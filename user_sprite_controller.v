==> flow/design.v <==
`timescale 1ns / 1ps
module user_sprite_controller(
    input clk25,
    input btn_left,
    input btn_right,
    input btn_up,
    input btn_down,
    output reg [9:0] sprite_x = 280,
    output reg [9:0] sprite_y = 400
);
    reg [19:0] move_counter = 0;
    localparam SPRITE_W = 32;
    localparam SPRITE_H = 32;
    localparam SCREEN_W = 640;
    localparam SCREEN_H = 480;
    always @(posedge clk25) begin
        move_counter <= move_counter + 1;
        if (move_counter[17]) begin
            move_counter <= 0;
            if (btn_left  && sprite_x > 0)
                sprite_x <= sprite_x - 1;
            else if (btn_right && sprite_x < SCREEN_W - SPRITE_W)
                sprite_x <= sprite_x + 1;
            if (btn_up && sprite_y > 0)
                sprite_y <= sprite_y - 1;
            else if (btn_down && sprite_y < SCREEN_H - SPRITE_H)
                sprite_y <= sprite_y + 1;
        end
    end
endmodule
# From RTL to reports: user_sprite_controller
# Tool output for the design above, in the order of the flow.
# Line numbers count from 1 in the design file above.
# Cell names lack the library's common part.
# The mark -- stands for no value.
dict set report inputs {
  top_module {user_sprite_controller}
  clock_port {clk25}
  cell_library {sky130hd}
  corner {tt_025C_1v80}
}

# After elaboration
# Counts by Yosys on the flattened word-level netlist (proc, flatten, opt, wreduce; memories kept). Register bits leave out memories and registers merged into their read ports (data or address). Print and check cells are left out. Cells with the same type and inputs are merged into one.
dict set report bits {
  reg_bits 40
  out_inout_bits 20
  in_bits 5
}
dict set report op_classes {
  muxes 4
  reduce_logical 8
  cmp 4
  addsub 5
}
# op count
set ops {}
lappend ops {{10-bit two-way mux} 4}
lappend ops {{10-bit by 1-bit adder with 10-bit output (second input constant)} 2}
lappend ops {{10-bit by 1-bit subtractor with 10-bit output (second input constant)} 2}
lappend ops {{10-bit by 1-bit greater-than comparator with 1-bit output (second input constant)} 2}
lappend ops {{20-bit by 1-bit adder with 20-bit output (second input constant)} 1}
lappend ops {{10-bit < comparator (second input constant)} 1}
lappend ops {{10-bit by 9-bit < comparator with 1-bit output (second input constant)} 1}
lappend ops {{1-bit logical AND} 4}
lappend ops {{2-bit AND reduction} 2}
lappend ops {{2-bit nonzero test} 2}

# Depth
# Longest topological path by Yosys (ltp), each cell counted once; first at word level (registers and memories cut), then after technology mapping (sequential cells cut; the memories' decode and read muxes count).
dict set report depth {
  ltp_word 4
  abc_area 0
  depth_mapped 8
  ltp_nobuf 8
}

# Mapped cells and area
# Yosys stat after the flow's synthesis: flattened, memories mapped to cells. It holds for the ABC_AREA given above (unset counts as 0); a run with the other value may have another netlist.
dict set report synth_totals {
  area_mm2 0.0022809
  sequential_area_mm2 0.0009609
  mapped_cells 224
  flip_flops 38
}
# type count
set by_type {}
lappend by_type {edfxtp_1 20}
lappend by_type {dfxtp_1 18}
lappend by_type {ha_1 17}
lappend by_type {xnor2_1 17}
lappend by_type {nor2_1 28}
lappend by_type {xor2_1 11}
lappend by_type {nand3_1 15}
lappend by_type {a21oi_1 11}
lappend by_type {inv_1 12}
lappend by_type {nand4_4 2}
lappend by_type {nor4_4 2}
lappend by_type {fa_1 2}
lappend by_type {o211ai_1 5}
lappend by_type {nor4_1 5}
lappend by_type {nand2_1 8}
lappend by_type {o21bai_1 4}
lappend by_type {o41ai_1 3}
lappend by_type {and3_1 4}
# Other cell types: 23; their cells: 40.

# Worst setup path after synthesis
# OpenSTA on the mapped netlist: ideal clock, no wires. The path of least setup slack (recovery checks aside). Input and output delay are each 20% of the period. Register names are those of the netlist, which keeps one name where synthesis merged equal registers.
dict set report synth_timing {
  path_type {reg2reg}
  start {register sprite_y[0]}
  end {register sprite_y[8]}
  stages 9
  period_ns 2.4
  slack_ns -0.170
  setup_time_ns 0.264
  path_buffers 0
  t_required_ns 2.136
  t_arrival_ns 2.306
  path_delay_ns 2.570
  period_less_setup_slack_ns 2.57
}
# "path_delay_ns" is the arrival time less input delay plus setup time.
# "stages": output pins that drive a net of the path, with the launching flip-flop's if there is one; two outputs of one cell count as two.
# "period_less_setup_slack_ns" is the clock period less the worst setup slack; recovery checks do not enter. This is arithmetic on one report: input and output delays are still those of the set period (20% each).
# Between the ends stands the longest chain of elaborated cells between them, by number of cells; it is not shown to be the way that was timed. Of several equally long chains one is given.
# Each line given opens the expression or statement behind the cell; cells for indexed reads and writes are added by Yosys, which also makes memories of some case tables.
# Ways into the end's enable are left out, as the timed path ends at the data pin.
dict set report synth_between {
  cell_sequence {edfxtp_1 nor4_1 nand3_1 and2_1 ha_1 o21ai_0 o22ai_1 a311oi_1 nand3_1}
  elab_chain_len 4
  cells_between 8
  cone_classes {2 x add/sub; 2 x compare; 2 x mux; 2 x reduce/logical}
}
# item line_no
set synth_lines {}
lappend synth_lines {{start, declared} 9} ;# output reg [9:0] sprite_y = 400
lappend synth_lines {{start, assigned} 25} ;# sprite_y <= sprite_y - 1;
lappend synth_lines {{start, assigned} 27} ;# sprite_y <= sprite_y + 1;
lappend synth_lines {{10-bit by 9-bit < comparator with 1-bit output} 26} ;# else if (btn_down && sprite_y < SCREEN_H - SPRITE_H)
lappend synth_lines {{1-bit logical AND} 26}
lappend synth_lines {{10-bit two-way mux} 26}
lappend synth_lines {{10-bit two-way mux} 24} ;# if (btn_up && sprite_y > 0)
lappend synth_lines {{end, assigned} 25}
lappend synth_lines {{end, assigned} 27}
lappend synth_lines {{end, declared} 9}

# Path in the finished layout
# From the final timing report of entry A: the path of least setup slack in the routed layout; clock arrival at registers is part of the times.
dict set report layout_timing {
  path_type {in2reg}
  start {input port btn_up}
  end {register sprite_y[9]}
  slack_ns 0.99
  t_required_ns 4.05
  setup_time_ns 0.25
  path_buffers 1
  t_arrival_ns 3.06
  stages 7
  period_ns 4.02
}
# Between the ends stands the longest chain of elaborated cells between them, by number of cells; it is not shown to be the way that was timed. Of several equally long chains one is given.
# Ways into the end's enable are left out, as the timed path ends at the data pin.
dict set report layout_between {
  cell_sequence {clkdlybuf4s50_1 and2_1 ha_1 o21ai_0 o21ai_0 o211ai_1 xor2_1}
  elab_chain_len 2
  cells_between 2
  cone_classes {1 x mux; 1 x reduce/logical}
}
# item line_no
set layout_lines {}
lappend layout_lines {{start, declared} 6} ;# input btn_up,
lappend layout_lines {{1-bit logical AND} 24} ;# if (btn_up && sprite_y > 0)
lappend layout_lines {{10-bit two-way mux} 24}
lappend layout_lines {{end, assigned} 25} ;# sprite_y <= sprite_y - 1;
lappend layout_lines {{end, assigned} 27} ;# sprite_y <= sprite_y + 1;
lappend layout_lines {{end, declared} 9} ;# output reg [9:0] sprite_y = 400

Wiki page: user_sprite_controller / flow data

Flow measurements of user_sprite_controller on sky130hd: 2 stored runs with different settings, listed in no order. Input and output delays are each 20% of the period that was set; the output load is 0.01 pF.
"achievedPeriod_ns" is the run's clock period less its worst setup slack. It is reckoned from that one timing run; input and output delays stay at 20% of the period that was set.
"worst_path_allowed_less_slack_ns" is the time allowed to the run's worst setup path (the clock period less input and output delay, where it has them) less its slack. Clock arrival times count: a late capture clock shortens it, a late launch clock lengthens it.
"power_total_uw" rests on the timing tool's default activity at the inputs, not on a simulated workload.

[flow] entry A: files
==> flow/run.sh <==
#!/bin/bash
# the make line also repeats the synthesis and layout settings of config.mk as NAME=value (left out here)
make -C /OpenROAD-flow-scripts/flow DESIGN_CONFIG=/design/flow/config.mk WORK_HOME=/design/flow/orfs CLKGATE_MAP_FILE= finish
==> flow/config.mk <==
export PLATFORM = sky130hd
export DESIGN_NAME = user_sprite_controller
export DESIGN_NICKNAME = user_sprite_controller
export VERILOG_FILES = /design/flow/design.v
export SDC_FILE = /design/flow/constraint.sdc
export NUM_CORES = 4
export LEC_CHECK = 0
export CAP_MARGIN = 20
export CELL_PAD_IN_SITES_DETAIL_PLACEMENT = 1
export CELL_PAD_IN_SITES_GLOBAL_PLACEMENT = 2
export CORE_ASPECT_RATIO = 1.69
export CORE_MARGIN = 2
export CORE_UTILIZATION = 50
export CTS_CLUSTER_SIZE = 89
export PLACE_DENSITY = 0.5
export SLEW_MARGIN = 20
export TNS_END_PERCENT = 40
==> flow/constraint.sdc <==
create_clock -name core_clock -period 4.02 [get_ports {clk25}]
set_input_delay 0.8040 -clock core_clock [delete_from_list [all_inputs] [get_ports {clk25}]]
set_output_delay 0.8040 -clock core_clock [all_outputs]
set_load 0.01 [all_outputs]

[flow] entry A: metrics
[metrics] achievedPeriod_ns = 3.029
[metrics] final_setup_ws_ns = 0.991
[metrics] power_total_uw = 795.4
[metrics] design_die_area_mm2 = 0.0051369
[metrics] post_synth_area_mm2 = 0.0022809
[metrics] setup_tns_ns = 0.000
[metrics] fin_hold_ws_ns = 0.519
[metrics] worst_path_allowed_less_slack_ns = 2.22
[metrics] worst_setup_path_type = in2reg
[metrics] util_pct = 60.1
[metrics] post_route_stdcell_area_mm2 = 0.0026963

[flow] entry B: files
==> flow/run.sh <==
#!/bin/bash
# the make line also repeats the synthesis and layout settings of config.mk as NAME=value (left out here)
make -C /OpenROAD-flow-scripts/flow DESIGN_CONFIG=/design/flow/config.mk WORK_HOME=/design/flow/orfs CLKGATE_MAP_FILE= finish
==> flow/config.mk <==
export PLATFORM = sky130hd
export DESIGN_NAME = user_sprite_controller
export DESIGN_NICKNAME = user_sprite_controller
export VERILOG_FILES = /design/flow/design.v
export SDC_FILE = /design/flow/constraint.sdc
export NUM_CORES = 4
export LEC_CHECK = 0
export ABC_AREA = 0
export CAP_MARGIN = 20
export CORE_MARGIN = 2
export CORE_UTILIZATION = 64
export GPL_ROUTABILITY_DRIVEN = 1
export GPL_TIMING_DRIVEN = 0
export MIN_ROUTING_LAYER = met1
export PLACE_DENSITY_LB_ADDON = 0.16
export SETUP_SLACK_MARGIN = -0.12
export SLEW_MARGIN = 20
==> flow/constraint.sdc <==
create_clock -name core_clock -period 2.76 [get_ports {clk25}]
set_input_delay 0.5520 -clock core_clock [delete_from_list [all_inputs] [get_ports {clk25}]]
set_output_delay 0.5520 -clock core_clock [all_outputs]
set_load 0.01 [all_outputs]

[flow] entry B: metrics
[metrics] design_die_area_mm2 = 0.0040577
[metrics] worst_path_allowed_less_slack_ns = 2.74
[metrics] worst_setup_path_type = reg2reg
[metrics] util_pct = 78.4
[metrics] post_route_stdcell_area_mm2 = 0.0026588
[metrics] post_synth_area_mm2 = 0.0022809
[metrics] final_setup_ws_ns = 0.018
[metrics] fin_hold_ws_ns = 0.528
[metrics] power_total_uw = 969
[metrics] setup_tns_ns = 0.000
[metrics] achievedPeriod_ns = 2.742
