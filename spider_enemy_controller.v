==> flow/design.v <==
`timescale 1ns / 1ps
module spider_enemy_controller (
    input clk25,
    input enable,
    input [10*8-1:0] bullet_x_flat,
    input [10*8-1:0] bullet_y_flat,
    input [7:0] bullet_active_flat,
    output reg [9:0] spider_x,
    output reg [9:0] spider_y,
    output reg spider_alive,
    output reg [7:0] bullet_hit
);
    reg [3:0] spider_hp;  
    reg [9:0] bullet_x[0:7], bullet_y[0:7];
    reg bullet_active[0:7];
    integer i;
    reg move_dir;  
    reg [19:0] move_counter;
    always @(*) begin
        for (i = 0; i < 8; i = i + 1) begin
            bullet_x[i] = bullet_x_flat[i*10 +: 10];
            bullet_y[i] = bullet_y_flat[i*10 +: 10];
            bullet_active[i] = bullet_active_flat[i];
        end
    end
    always @(posedge clk25) begin
        bullet_hit <= 8'b0;  
        if (!enable) begin
            spider_x <= 320;
            spider_y <= 0;
            spider_alive <= 0;
            spider_hp <= 0;
            move_counter <= 0;
            move_dir <= 1;
        end
        else if (enable && !spider_alive) begin
            spider_alive <= 1;
            spider_hp <= 10;
            spider_x <= 320;
            spider_y <= 0;
            move_counter <= 0;
            move_dir <= 1;
        end
        else if (enable && spider_alive) begin
            move_counter <= move_counter + 1;
            if (move_counter == 500_000) begin
                move_counter <= 0;
                if (move_dir)
                    spider_x <= spider_x + 2;
                else
                    spider_x <= spider_x - 2;
                if (spider_x <= 10)
                    move_dir <= 1;
                else if (spider_x >= 640 - 32 - 10)
                    move_dir <= 0;
            end
            for (i = 0; i < 8; i = i + 1) begin
                if (bullet_active[i] &&
                    bullet_x[i] + 8 >= spider_x &&
                    bullet_x[i] <= spider_x + 31 &&
                    bullet_y[i] + 8 >= spider_y &&
                    bullet_y[i] <= spider_y + 31) begin  
                    bullet_hit[i] <= 1;  
                    if (spider_hp > 1) begin
                        spider_hp <= spider_hp - 1;
                    end
                    else begin
                        spider_hp <= 0;
                        spider_alive <= 0;
                    end
                end
            end
        end
    end
endmodule
### Tool chain data of spider_enemy_controller

The steps from the RTL of spider_enemy_controller to its reports follow in flow order.
Lines are those of the file above, counted from 1.
Operators: Yosys type, input widths -> output width; for muxes data width and select width s.
A cell with -- has no value.

* design top: spider_enemy_controller
* clock: clk25
* library: sky130hd
* corner: tt_025C_1v80

### Word level

Source: Yosys, flattened and elaborated. Widths are those after wreduce. Registers that Yosys merges into a memory's read port (data or address) are not register bits. Print and check cells do not count. Equal cells are merged and count once.

* bits in registers: 44
* input port bits: 170
* output and inout port bits: 29

* add/sub/neg operators: 21
* order comparisons: 35
* eq/ne operators: 1
* multiplexer cells: 41
* bitwise operators: 2
* reductions and logical operators: 45

Operator list (number)
* $le 10x32->1: 7
* $add 10x4->11 const B: 16
* $ge 11x1->1 const B: 8
* $ge 11x10->1: 8
* $le 10x5->1 const B: 8
* $mux 4: 11
* $logic_and 1x1->1: 34
* $mux 1: 28
* $add 20x1->20 const B: 1
* $eq 20x19->1 const B: 1
* $mux 20: 1
* $le 10x11->1: 1
* $add 10x5->11 const B: 1
* $ge 10x10->1 const B: 1
* $add 10x2->10 const B: 1
* $sub 10x2->10 const B: 1
* $le 10x4->1 const B: 1
* $mux 10: 1
* $reduce_bool 9->1: 1
* $reduce_bool 8->1: 1
* $reduce_and 2->1: 3
* $reduce_bool 2->1: 2
* $sub 4x1->4 const B: 1
* $gt 4x1->1 const B: 1
* $reduce_and 3->1: 1
* $reduce_or 3->1: 1
* $not 1->1: 2
* $reduce_or 2->1: 1
* $logic_not 1->1: 1

### Depth

Longest topological path by Yosys (ltp), each cell counted once; first at word level (registers and memories cut), then after technology mapping (sequential cells cut; the memories' decode and read muxes count).

* word-level depth: 23
* ABC_AREA: 1
* depth in mapped cells: 22
* mapped depth without buffers: 22

### Mapped cells and area

The flow's flattened synthesis, as Yosys stat reports it; memories are mapped. The netlist is that of the ABC_AREA named above (0 if unset); the other value can give another one.

Cell types
* sky130_fd_sc_hd__ha_1: number 134, area in all 1.68E+03 µm²
* sky130_fd_sc_hd__nand2_1: number 252, area in all 945.907 µm²
* sky130_fd_sc_hd__dfxtp_1: number 43, area in all 860.826 µm²
* sky130_fd_sc_hd__inv_1: number 185, area in all 694.416 µm²
* sky130_fd_sc_hd__nor2_1: number 123, area in all 461.693 µm²
* sky130_fd_sc_hd__nand3_1: number 92, area in all 460.442 µm²
* sky130_fd_sc_hd__xor2_1: number 44, area in all 385.37 µm²
* sky130_fd_sc_hd__a21oi_1: number 54, area in all 270.259 µm²
* sky130_fd_sc_hd__nand4_1: number 40, area in all 250.24 µm²
* sky130_fd_sc_hd__nor3_1: number 33, area in all 165.158 µm²
* sky130_fd_sc_hd__o21ai_0: number 25, area in all 125.12 µm²
* sky130_fd_sc_hd__buf_4: number 12, area in all 90.086 µm²
* sky130_fd_sc_hd__nor3b_1: number 10, area in all 75.072 µm²
* sky130_fd_sc_hd__o211ai_1: number 10, area in all 75.072 µm²
* sky130_fd_sc_hd__nand2_2: number 11, area in all 68.816 µm²
* sky130_fd_sc_hd__nor4_1: number 10, area in all 62.56 µm²
* sky130_fd_sc_hd__nand3b_1: number 8, area in all 60.058 µm²
* sky130_fd_sc_hd__nor2_4: number 5, area in all 56.304 µm²

Not listed: further types 23, cells in them 72.

* mapped cells: 1163
* cell area after synthesis: 0.0073308 mm²
* area of sequential cells: 0.0008608 mm²
* flip-flops: 43
* buffers: 18

### Path before layout

OpenSTA on the mapped netlist: ideal clock, no wires. The path of least setup slack (recovery checks aside). Input and output delay are each 20% of the period. Register names are those of the netlist, which keeps one name where synthesis merged equal registers.

* path type: register to register
* from: reg spider_x[1]
* to: reg spider_hp[2]
* period: 5.47 ns
* setup time: 0.115 ns
* time at the first pin: 0.000 ns
* arrival: 3.057 ns
* required time: 5.355 ns
* slack: 2.298 ns
* delay of the path: 3.172 ns
* driving pins on the path: 18
* path buffers: 0
* synthesis period reached: 3.172 ns

"delay of the path" = arrival - input delay + setup time.
"driving pins on the path" counts driving pins, that of a launching flip-flop among them; a cell with two outputs on the path counts twice.
"synthesis period reached" = period - worst setup slack (recovery checks aside). The figure is calculated, with input and output delays left at 20% of the set period.
The rows between start and end are the longest chain of elaborated cells between them; the timing report does not say that the signal goes this way. Where chains are equally long, one stands for them.
A line is the first line of the expression or statement that the cell stems from. Yosys adds cells for indexed reads and writes and turns some case tables into memories.
At most two assigning lines are given for a register; there are more.

* path through: sky130_fd_sc_hd__dfxtp_1 -> sky130_fd_sc_hd__inv_1 -> sky130_fd_sc_hd__ha_1 -> sky130_fd_sc_hd__nand2_4 -> sky130_fd_sc_hd__nand4_1 -> sky130_fd_sc_hd__xor2_1 -> sky130_fd_sc_hd__ha_1 -> sky130_fd_sc_hd__nand2_1 -> sky130_fd_sc_hd__nor3_2 -> sky130_fd_sc_hd__nand3_1 -> sky130_fd_sc_hd__nand3_1 -> sky130_fd_sc_hd__nand2_1 -> sky130_fd_sc_hd__nand2_1 -> sky130_fd_sc_hd__nand2_1 -> sky130_fd_sc_hd__nor2_4 -> sky130_fd_sc_hd__nand2_2 -> sky130_fd_sc_hd__a21oi_1 -> sky130_fd_sc_hd__nor2_1
* length of the longest elaborated chain: 13

Ends and longest elaborated chain, post-synthesis
* start: declaration: RTL line 8 `output reg [9:0] spider_x,`
* start: assignment: RTL line 49 `spider_x <= spider_x + 2;`
* start: assignment: RTL line 51 `spider_x <= spider_x - 2;`
* $add 10x5->11: RTL line 60 `bullet_x[i] <= spider_x + 31 &&`
* $le 10x32->1: RTL line 60
* $logic_and 1x1->1 x3: RTL line 58 `if (bullet_active[i] &&`
* $mux 4 x8: RTL line 58
* end: assignment: RTL line 65 `spider_hp <= spider_hp - 1;`
* end: assignment: RTL line 68 `spider_hp <= 0;`
* end: declaration: RTL line 13 `reg [3:0] spider_hp;`

### Timing after layout

Path of least setup slack in the final report of run 1 (OpenROAD, finished layout, wires in). Where an end is a register, its clock arrival counts in the times.

* path type: register to register
* from: reg spider_x[6]
* to: reg spider_hp[0]
* period: 2.59 ns
* setup time: 0.10 ns
* time at the first pin: 0.29 ns
* arrival: 2.92 ns
* required time: 2.77 ns
* slack: -0.15 ns
* driving pins on the path: 19
* path buffers: 3

The rows between start and end are the longest chain of elaborated cells between them; the timing report does not say that the signal goes this way. Where chains are equally long, one stands for them.
At most two assigning lines are given for a register; there are more.

* path through: sky130_fd_sc_hd__dfxtp_1 -> sky130_fd_sc_hd__buf_4 -> sky130_fd_sc_hd__inv_1 -> sky130_fd_sc_hd__buf_4 -> sky130_fd_sc_hd__ha_1 -> sky130_fd_sc_hd__nand2_1 -> sky130_fd_sc_hd__buf_4 -> sky130_fd_sc_hd__o21a_1 -> sky130_fd_sc_hd__nor2_1 -> sky130_fd_sc_hd__nor2_1 -> sky130_fd_sc_hd__nand3_1 -> sky130_fd_sc_hd__nand2_1 -> sky130_fd_sc_hd__inv_1 -> sky130_fd_sc_hd__nand3_2 -> sky130_fd_sc_hd__nand2_2 -> sky130_fd_sc_hd__nor2_4 -> sky130_fd_sc_hd__nand2_4 -> sky130_fd_sc_hd__o21ai_2 -> sky130_fd_sc_hd__nor2_1
* length of the longest elaborated chain: 13

Ends and longest elaborated chain, after layout
* start: declaration: RTL line 8 `output reg [9:0] spider_x,`
* start: assignment: RTL line 49 `spider_x <= spider_x + 2;`
* start: assignment: RTL line 51 `spider_x <= spider_x - 2;`
* $add 10x5->11: RTL line 60 `bullet_x[i] <= spider_x + 31 &&`
* $le 10x32->1: RTL line 60
* $logic_and 1x1->1 x3: RTL line 58 `if (bullet_active[i] &&`
* $mux 4 x8: RTL line 58
* end: assignment: RTL line 65 `spider_hp <= spider_hp - 1;`
* end: assignment: RTL line 68 `spider_hp <= 0;`
* end: declaration: RTL line 13 `reg [3:0] spider_hp;`

Data sheet: physical implementation of spider_enemy_controller

Flow measurements of spider_enemy_controller on sky130hd: 2 stored runs with different settings, listed in no order. Input and output delays are each 20% of the period that was set; the output load is 0.01 pF.
"reached clock period": clock period set for the run, less the worst setup slack. It is reckoned from that one timing run; input and output delays stay at 20% of the period that was set.
"time of the worst setup path": the worst setup path's part of the clock period (all of it between registers, 20% less for each end at a port) less its slack. A launch clock that arrives late makes it longer, a capture clock that arrives late makes it shorter.
"power consumption" rests on the timing tool's default activity at the inputs, not on a simulated workload.

### Run 1

==> flow/run.sh <==
#!/bin/bash
# the make line also repeats the synthesis and layout settings of config.mk as NAME=value (left out here)
make -C /OpenROAD-flow-scripts/flow DESIGN_CONFIG=/design/flow/config.mk WORK_HOME=/design/flow/orfs CLKGATE_MAP_FILE= finish
==> flow/config.mk <==
export PLATFORM = sky130hd
export DESIGN_NAME = spider_enemy_controller
export DESIGN_NICKNAME = spider_enemy_controller
export VERILOG_FILES = /design/flow/design.v
export SDC_FILE = /design/flow/constraint.sdc
export NUM_CORES = 4
export LEC_CHECK = 0
export ABC_AREA = 1
export CAP_MARGIN = 20
export CELL_PAD_IN_SITES_DETAIL_PLACEMENT = 0
export CORE_MARGIN = 3
export CORE_UTILIZATION = 49
export CTS_CLUSTER_SIZE = 50
export PLACE_DENSITY_LB_ADDON = 0.02
export SETUP_SLACK_MARGIN = -0.17
export SLEW_MARGIN = 20
==> flow/constraint.sdc <==
create_clock -name core_clock -period 2.59 [get_ports {clk25}]
set_input_delay 0.5180 -clock core_clock [delete_from_list [all_inputs] [get_ports {clk25}]]
set_output_delay 0.5180 -clock core_clock [all_outputs]
set_load 0.01 [all_outputs]

Results of run 1:
- Standard-cell area after layout: 0.0113959 mm²
- Reached clock period: 2.740 ns
- Area of the die: 0.0164647 mm²
- Power consumption: 2.323 mW
- Lowest setup slack: -0.150 ns
- Time of the worst setup path: 2.74 ns
- Kind of the worst setup path: register to register
- Post-route utilization: 78.1 %
- Area of the synthesized netlist: 0.0073308 mm²
- Worst hold slack: 0.467 ns
- Setup TNS: -0.611 ns

### Run 2

==> flow/run.sh <==
#!/bin/bash
# the make line also repeats the synthesis and layout settings of config.mk as NAME=value (left out here)
make -C /OpenROAD-flow-scripts/flow DESIGN_CONFIG=/design/flow/config.mk WORK_HOME=/design/flow/orfs CLKGATE_MAP_FILE= finish
==> flow/config.mk <==
export PLATFORM = sky130hd
export DESIGN_NAME = spider_enemy_controller
export DESIGN_NICKNAME = spider_enemy_controller
export VERILOG_FILES = /design/flow/design.v
export SDC_FILE = /design/flow/constraint.sdc
export NUM_CORES = 4
export LEC_CHECK = 0
export CAP_MARGIN = 20
export CORE_MARGIN = 2
export CORE_UTILIZATION = 40
export SLEW_MARGIN = 20
==> flow/constraint.sdc <==
create_clock -name core_clock -period 6.68 [get_ports {clk25}]
set_input_delay 1.3360 -clock core_clock [delete_from_list [all_inputs] [get_ports {clk25}]]
set_output_delay 1.3360 -clock core_clock [all_outputs]
set_load 0.01 [all_outputs]

Results of run 2:
- Lowest setup slack: 1.509 ns
- Standard-cell area after layout: 0.008622 mm²
- Reached clock period: 5.171 ns
- Setup TNS: 0.000 ns
- Power consumption: 0.7537 mW
- Area of the synthesized netlist: 0.0068666 mm²
- Area of the die: 0.0182304 mm²
- Post-route utilization: 51.6 %
- Time of the worst setup path: 5.17 ns
- Kind of the worst setup path: register to register
- Worst hold slack: 0.491 ns
